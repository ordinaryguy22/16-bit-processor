==> flow/design.v <==
module pc_main(clk,rst,j_sele,pc_sele,adr_in,funct,neg,zer,ovf,car,label,pc_out);
 input clk,rst,j_sele,pc_sele;
 input [8:0] adr_in,label;
 input [2:0] funct;
 input neg,zer,ovf,car;
 reg [7:0] pc;
 output [7:0] pc_out;
 wire [7:0] incr;
 always@(posedge clk, posedge rst)
 begin
 if(rst==1)
 	pc<=0;
 else if(j_sele==0 & pc_sele==0)
 	pc<=incr;
 else if(j_sele==1 & pc_sele==0)
 	pc<=pc+adr_in;
 else if(j_sele==0 & pc_sele==1)
	if (funct==1 && neg==1)
 	pc<=label;
	else if (funct==2 && zer==1)
 	pc<=label;
	else if (funct==3 && ovf==1)
 	pc<=label;
	else if (funct==4 && car==1)
 	pc<=label;
 end
 assign incr=pc+1;
 assign pc_out=pc;
 endmodule
# Reports on pc_main
# Tool output for the design above, in the order of the flow.
# Line numbers count from 1 in the design file above.
# Cell names lack the library's common part.
# The mark n/a stands for no value.
[design]
top = "pc_main"
clock_port = "clk"
library = "sky130hd"
lib_corner = "tt_025C_1v80"

# Word-level counts
# Yosys after proc, flatten, opt, wreduce and memory -nomap, before mapping. Memory bits, and registers merged into a memory's read port (data or address), are not among the register bits. Print and check cells are not counted. Equal cells are merged and count once.
[op_classes]
add_sub_neg = 2
shift = 0
bitwise = 5
equal = 4
cmp = 0
div_mod_pow = 0
n_reduce_logical = 7
n_mul = 0
muxes = 7
[op_table]
columns = ["operator", "count"]
rows = [
  ["8-bit 2-to-1 mux", 7],
  ["8-bit by 1-bit adder with 8-bit output with constant B", 1],
  ["8-bit adder", 1],
  ["3-bit by 2-bit equality test with 1-bit output with constant B", 2],
  ["6-bit nonzero test", 1],
  ["1-bit logical AND", 4],
  ["1-bit AND", 3],
  ["3-bit by 1-bit equality test with 1-bit output with constant B", 1],
  ["3-bit equality test with constant B", 1],
  ["3-bit nonzero test", 1],
  ["1-bit NOT", 2],
  ["2-bit AND reduction", 1],
]
[word_totals]
word_cells = 26
latch_bits = 0
mem_count = 0
ff_bits = 8
clocked_rd_ports_x_width = 0
rom_bits = 0
ramBits = 0

# Depth
# Depth = most cells in a row (Yosys ltp): at word level without a register or memory, in the mapped netlist without a sequential cell, where the memories' decode and read muxes count.
[logic_depth]
depth_word = 9
ABC_AREA = 0
mapped_depth = 8
ltp_nobuf = 8

# Netlist
# Source: synth_stat.txt of the flow (Yosys; design flattened, memories mapped). It holds for the ABC_AREA given above (unset counts as 0); a run with the other value may have another netlist.
[types]
columns = ["cell", "count"]
rows = [
  ["dfrtp_1", 8],
  ["ha_1", 8],
  ["o21ai_0", 13],
  ["nand2_1", 12],
  ["a21oi_1", 8],
  ["nor2_1", 10],
  ["and3_4", 3],
  ["mux2i_1", 3],
  ["nand3_1", 6],
  ["a2bb2oi_1", 3],
  ["xnor2_1", 3],
  ["fa_1", 1],
  ["inv_1", 5],
  ["nand2b_1", 3],
  ["a211oi_1", 2],
  ["a21o_1", 2],
  ["nor3_1", 3],
  ["o2111ai_2", 1],
]
# Not listed: further types 20, cells in them 25.
[mapped]
buf_cells = 2
cells = 119
area_um2 = 938.4
flip_flops = 8

# Timing after synthesis
# Source: OpenSTA report_checks on the synthesized netlist (no wires, ideal clock, input and output delay 20% of the period each), path of least setup slack; recovery checks are left aside. Register names are those of the netlist, which keeps one name where synthesis merged equal registers.
[synth_timing]
kind = "reg-to-reg"
from = "register pc[0]"
to = "register pc[2]"
arrival_time_ns = 1.731
slack_ns = 0.155
driving_pins = 8
period_ns = 2.01
delay_ns = 1.855
n_path_buf = 0
synth_period_reached_ns = 1.855
# "delay_ns" = arrival - input delay + setup time.
# "driving_pins": output pins that drive a net of the path, with the launching flip-flop's if there is one; two outputs of one cell count as two.
# "synth_period_reached_ns" is the clock period less the worst setup slack; recovery checks do not enter. This is arithmetic on one report: input and output delays are still those of the set period (20% each).
# Between the ends stands the longest chain of elaborated cells between them, by number of cells; it is not shown to be the way that was timed. Of several equally long chains one is given.
# A line is the first line of the expression or statement that the cell stems from. Yosys adds cells for indexed reads and writes and turns some case tables into memories.
# A register here has more assigning lines than the two given.
[synth_between]
cell_sequence = "dfrtp_1 ha_1 inv_1 fa_1 nand2b_1 a32oi_1 nor2_1 a211o_2"
elab_chain_len = 3
[synth_rtl]
columns = ["item", "line", "rtl"]
rows = [
  ["start, declared", 6, "reg [7:0] pc;"],
  ["start, assigned", 14, "pc<=incr;"],
  ["start, assigned", 16, "pc<=pc+adr_in;"],
  ["8-bit adder", 16, ""],
  ["8-bit 2-to-1 mux", 15, "else if(j_sele==1 & pc_sele==0)"],
  ["8-bit 2-to-1 mux", 13, "else if(j_sele==0 & pc_sele==0)"],
  ["end, assigned", 14, ""],
  ["end, assigned", 16, ""],
  ["end, declared", 6, ""],
]

# Path in the finished layout
# From the final timing report of flow run 2: the path of least setup slack in the routed layout; clock arrival at registers is part of the times.
[layout_timing]
kind = "input-to-reg"
from = "input adr_in[0]"
to = "register pc[6]"
period_ns = 2.35
n_path_buf = 1
driving_pins = 9
slack_ns = 0.19
arrival_time_ns = 2.28
# Between the ends stands the longest chain of elaborated cells between them, by number of cells; it is not shown to be the way that was timed. Of several equally long chains one is given.
# A register here has more assigning lines than the two given.
[layout_between]
cell_sequence = "clkdlybuf4s50_1 ha_1 inv_1 fa_1 nand2b_1 a21oi_1 o22ai_1 mux2i_1 a2bb2oi_1"
elab_chain_len = 3
[layout_rtl]
columns = ["item", "line", "rtl"]
rows = [
  ["start, declared", 3, "input [8:0] adr_in,label;"],
  ["8-bit adder", 16, "pc<=pc+adr_in;"],
  ["8-bit 2-to-1 mux", 15, "else if(j_sele==1 & pc_sele==0)"],
  ["8-bit 2-to-1 mux", 13, "else if(j_sele==0 & pc_sele==0)"],
  ["end, assigned", 14, "pc<=incr;"],
  ["end, assigned", 16, ""],
  ["end, declared", 6, "reg [7:0] pc;"],
]

# Measured data: module pc_main, platform sky130hd, 2 stored runs of the flow under differing settings, order arbitrary. Input and output delays are each 20% of the period that was set; the output load is 0.01 pF.
# "timing.achieved_period_ns": clock period set for the run, less the worst setup slack. It is reckoned from that one timing run; input and output delays stay at 20% of the period that was set.
# "timing.worst_path_ns" = time allowed to the worst setup path (clock period - input delay - output delay, where it has them) - its slack; a late launch clock adds to it, a late capture clock takes from it.
# "power.total_uw": no workload was simulated; the value follows from the tool's default switching activity.

[[run]]
name = "flow run 1"
[run.settings]
period_ns = 2.67
CORE_UTILIZATION = 72
SETUP_SLACK_MARGIN = -0.07
PLACE_DENSITY_LB_ADDON = 0.13
CORE_MARGIN = 7
CELL_PAD_IN_SITES_GLOBAL_PLACEMENT = 2
TNS_END_PERCENT = 25
GPL_ROUTABILITY_DRIVEN = 1
CAP_MARGIN = 15
MIN_ROUTING_LAYER = "met2"
SLEW_MARGIN = 20
[run.results]
outcome = "incomplete, placement halted on FLW-0024"

[[run]]
name = "flow run 2"
[run.settings]
period_ns = 2.35
SETUP_SLACK_MARGIN = 0.08
CAP_MARGIN = 20
CORE_MARGIN = 2
CORE_UTILIZATION = 40
SLEW_MARGIN = 20
[run.results]
final_setup_tns_ns = 0.000
timing.worst_path_ns = 1.69
critical_path_kind = "input-to-reg"
power.total_uw = 806.1
die_area_um2 = 2749.4
post_synth_area_um2 = 938.4
layout_stdcell_area_um2 = 1395.1
timing.achieved_period_ns = 2.164
post_route_util_pct = 63.1
timing.setup.ws_ns = 0.186
